==> flow/design.v <==
`timescale 1ns / 1ps
module piezo_piano(clk, rst, btn, piezo);
input clk, rst;
input [7:0] btn;
output reg piezo;
parameter C2 = 12'd3830;
parameter D2 = 12'd3400;
parameter E2 = 12'd3038;
parameter F2 = 12'd3864;
parameter G2 = 12'd2550;
parameter A2 = 12'd2272;
parameter B2 = 12'd2028;
parameter C3 = 12'd1912;
reg [11:0] cnt;
reg [11:0] cnt_limit;
always @(btn) begin
    if(!rst) cnt_limit = 0;
    else begin
        case(btn)
            8'b00000001 : cnt_limit = C2;
            8'b00000010 : cnt_limit = D2;
            8'b00000100 : cnt_limit = E2;
            8'b00001000 : cnt_limit = F2;
            8'b00010000 : cnt_limit = G2;
            8'b00100000 : cnt_limit = A2;
            8'b01000000 : cnt_limit = B2;
            8'b10000000 : cnt_limit = C3;
            default : cnt_limit = 0;
        endcase
    end
end
always @(posedge clk or negedge rst) begin
    if(!rst) begin
        cnt = 0;
        piezo = 0;
    end
    else if(cnt >= cnt_limit/2) begin
            piezo = ~piezo;
            cnt = 0;
    end
    else cnt = cnt + 1;
end        
endmodule
# Step by step through the tools: piezo_piano

Tool output for the design above, in the order of the flow.
Line numbers count from 1 in the design file above.
Library cell names are shortened.
A cell with - has no value.

Top: piezo_piano
Clock input: clk
Library: sky130hd
Corner: tt_025C_1v80

# Word-level counts

Yosys after proc, flatten, opt, wreduce and memory -nomap, before mapping. Memory bits, and registers merged into a memory's read port (data or address), are not among the register bits. Print and check cells are not counted. Equal cells are merged and count once.

Add/sub/neg operators: 1
Multipliers: 0
Div/mod/pow operators: 0
$lt $le $gt $ge: 1
Equal/unequal tests: 8
Shifts and indexed selects: 0
Muxes and demuxes: 3
Bitwise operators: 1
Reductions and logical operators: 0

Operators by type and width:

| kind                                                           | number |
| 12-bit parallel mux with 8-bit select                          | 1 |
| 12-bit two-way mux                                             | 2 |
| 12-bit by 1-bit adder with 12-bit output with constant B       | 1 |
| 12-bit by 11-bit greater-or-equal comparator with 1-bit output | 1 |
| 8-bit by 1-bit equality test with 1-bit output with constant B | 1 |
| 8-bit by 2-bit equality test with 1-bit output with constant B | 1 |
| 8-bit by 3-bit equality test with 1-bit output with constant B | 1 |
| 8-bit by 4-bit equality test with 1-bit output with constant B | 1 |
| 8-bit by 5-bit equality test with 1-bit output with constant B | 1 |
| 8-bit by 6-bit equality test with 1-bit output with constant B | 1 |
| 8-bit by 7-bit equality test with 1-bit output with constant B | 1 |
| 8-bit equality test with constant B                            | 1 |
| 1-bit inverter                                                 | 1 |

Register bits: 13
Bits in latches: 0
Bits in writable memories: 0
Bits in read-only memories: 0
Word width x clocked read ports: 0
Memories kept: 0
Cells after elaboration: 16

# Longest topological paths

Depth = most cells in a row (Yosys ltp): at word level without a register or memory, in the mapped netlist without a sequential cell, where the memories' decode and read muxes count.

Word-level depth: 5
ABC_AREA: 0
Gate-level depth with buffers: 12
Mapped depth without buffers: 11

# After synthesis

Yosys stat after the flow's synthesis: flattened, memories mapped to cells. It holds for the ABC_AREA given above (unset counts as 0); a run with the other value may have another netlist.

Mapped cells: 124
Cell area after synthesis: 1073.5 um^2
Flip-flop cells: 13
Buffers: 1

Cells by type:

| type     | number | area in all (um^2) |
| dfrtp_1  | 13     | 325.312 |
| ha_1     | 12     | 150.144 |
| nor2_1   | 21     | 78.826 |
| xor2_1   | 8      | 70.067 |
| o21ai_0  | 8      | 40.038 |
| xnor2_1  | 4      | 35.034 |
| nand2_1  | 8      | 30.029 |
| nand3_1  | 6      | 30.029 |
| nand4b_1 | 3      | 26.275 |
| a21oi_1  | 4      | 20.019 |
| nand4_1  | 3      | 18.768 |
| nor4b_1  | 2      | 17.517 |
| nor3_1   | 3      | 15.014 |
| o21a_4   | 1      | 15.014 |
| o31ai_1  | 2      | 15.014 |
| and2_1   | 2      | 12.512 |
| and4bb_2 | 1      | 12.512 |
| nand2b_1 | 2      | 12.512 |

Other cell types: 18; their cells: 21.

# Path before layout

Path of least setup slack by OpenSTA after synthesis, without wires, with an ideal clock, recovery checks aside; 20% of the period is set as input and as output delay. Where synthesis merged equal registers, the netlist keeps one of their names.

Path kind: input port to flip-flop
Start point: input btn[3]
End point: register cnt[10]
Period: 4040 ps
External input delay: 808 ps
Setup time: 122 ps
Launch time at the first pin: 808 ps
Arrival time: 3435 ps
Slack: 484 ps
Delay of the path: 2749 ps
Driving pins on the path: 12
Synthesis period reached: 3556 ps

"delay of the path" = arrival - input delay + setup time.
"driving pins on the path": output pins that drive a net of the path, with the launching flip-flop's if there is one; two outputs of one cell count as two.
"synthesis period reached" = period - worst setup slack (recovery checks aside). The figure is calculated, with input and output delays left at 20% of the set period.
The rows between start and end are the longest chain of elaborated cells between them; the timing report does not say that the signal goes this way. Where chains are equally long, one stands for them.
A line is the first line of the expression or statement that the cell stems from. Yosys adds cells for indexed reads and writes and turns some case tables into memories.
At most two assigning lines are given for a register; there are more.

Path through: or4_1 -> or3_4 -> nor2_4 -> o21a_4 -> o21ai_0 -> ha_1 -> o21ai_0 -> a21oi_1 -> nor3_1 -> o41ai_1 -> buf_2 -> nor2_1
Length of the longest elaborated chain: 5

Ends and longest elaborated chain, after synthesis:

| item                                                           | line | text |
| start, declared                                                | 4    | `input [7:0] btn;` |
| 8-bit equality test                                            | 19   | `case(btn)` |
| 12-bit parallel mux with 8-bit select                          | 19   |  |
| 12-bit two-way mux                                             | 17   | `if(!rst) cnt_limit = 0;` |
| 12-bit by 11-bit greater-or-equal comparator with 1-bit output | 37   | `else if(cnt >= cnt_limit/2) begin` |
| 12-bit two-way mux                                             | 37   |  |
| end, assigned                                                  | 39   | `cnt = 0;` |
| end, assigned                                                  | 41   | `else cnt = cnt + 1;` |
| end, declared                                                  | 14   | `reg [11:0] cnt;` |

# Timing after layout

Path of least setup slack in the final report of stored run 1 (OpenROAD, finished layout, wires in). Where an end is a register, its clock arrival counts in the times.
The path's times are printed in steps of 10 ps; the period is the one set.

Path kind: input port to flip-flop
Start point: input btn[0]
End point: register piezo
Period: 4430 ps
External input delay: 890 ps
Setup time: 110 ps
Launch time at the first pin: 890 ps
Arrival time: 3600 ps
Slack: 990 ps
Driving pins on the path: 14

The rows between start and end are the longest chain of elaborated cells between them; the timing report does not say that the signal goes this way. Where chains are equally long, one stands for them.

Path through: buf_8 -> or4_4 -> or3_4 -> o21ai_4 -> or2_1 -> buf_4 -> o21ai_4 -> ha_4 -> a21oi_2 -> o21ai_1 -> a211oi_2 -> o41ai_4 -> buf_4 -> xor2_1
Length of the longest elaborated chain: 4

Ends and longest elaborated chain, after layout:

| item                                                           | line | text |
| start, declared                                                | 4    | `input [7:0] btn;` |
| 8-bit equality test                                            | 19   | `case(btn)` |
| 12-bit parallel mux with 8-bit select                          | 19   |  |
| 12-bit two-way mux                                             | 17   | `if(!rst) cnt_limit = 0;` |
| 12-bit by 11-bit greater-or-equal comparator with 1-bit output | 37   | `else if(cnt >= cnt_limit/2) begin` |
| end, assigned                                                  | 35   | `piezo = 0;` |
| end, assigned                                                  | 38   | `piezo = ~piezo;` |
| end, declared                                                  | 5    | `output reg piezo;` |

Ticket comment

piezo_piano through Yosys and OpenROAD on sky130hd: 2 stored runs, unordered, with their settings and measured results. The constraints put input and output delay at 20% of the set period each and load the outputs with 0.01 pF.
"reached clock period" is the run's clock period less its worst setup slack. It is reckoned from that one timing run; input and output delays stay at 20% of the period that was set.
"critical setup path time" is the time allowed to the run's worst setup path (the clock period less input and output delay, where it has them) less its slack. Clock arrival times count: a late capture clock shortens it, a late launch clock lengthens it.
"overall power" is the tool's figure for a default switching activity; nothing was simulated.
"critical setup path time" is known to 10 ps.
Among the settings, . means not set for that run.

| item                                      | stored run 1            | stored run 2            |
| period_ns                                 | 4.43                    | 4.22                    |
| CORE_UTILIZATION                          | 45                      | 25                      |
| SETUP_SLACK_MARGIN                        | 1.28                    | 0.53                    |
| PLACE_DENSITY_LB_ADDON                    | 0.17                    | 0.23                    |
| CTS_CLUSTER_DIAMETER                      | 274                     | 329                     |
| MIN_ROUTING_LAYER                         | met2                    | met1                    |
| CAP_MARGIN                                | 20                      | 20                      |
| CORE_MARGIN                               | 2                       | 2                       |
| SLEW_MARGIN                               | 20                      | 20                      |
| TNS_END_PERCENT                           | .                       | 35                      |
| GPL_TIMING_DRIVEN                         | .                       | 0                       |
| CTS_CLUSTER_SIZE                          | .                       | 96                      |
| reached clock period (ps)                 | 3439                    | 3555                    |
| final design utilization (%)              | 63.2                    | 33.7                    |
| total negative slack (ps)                 | 0                       | 0                       |
| worst hold slack in the final report (ps) | 477                     | 480                     |
| area of the synthesized netlist (um^2)    | 1073.5                  | 1073.5                  |
| critical setup path time (ps)             | 2550                    | 2710                    |
| kind of the worst setup path              | input port to flip-flop | input port to flip-flop |
| die footprint (um^2)                      | 2792.1                  | 4834.4                  |
| overall power (mW)                        | 0.2509                  | 0.2983                  |
| setup slack of the worst path (ps)        | 991                     | 665                     |
| standard-cell area after layout (um^2)    | 1411.3                  | 1367.6                  |
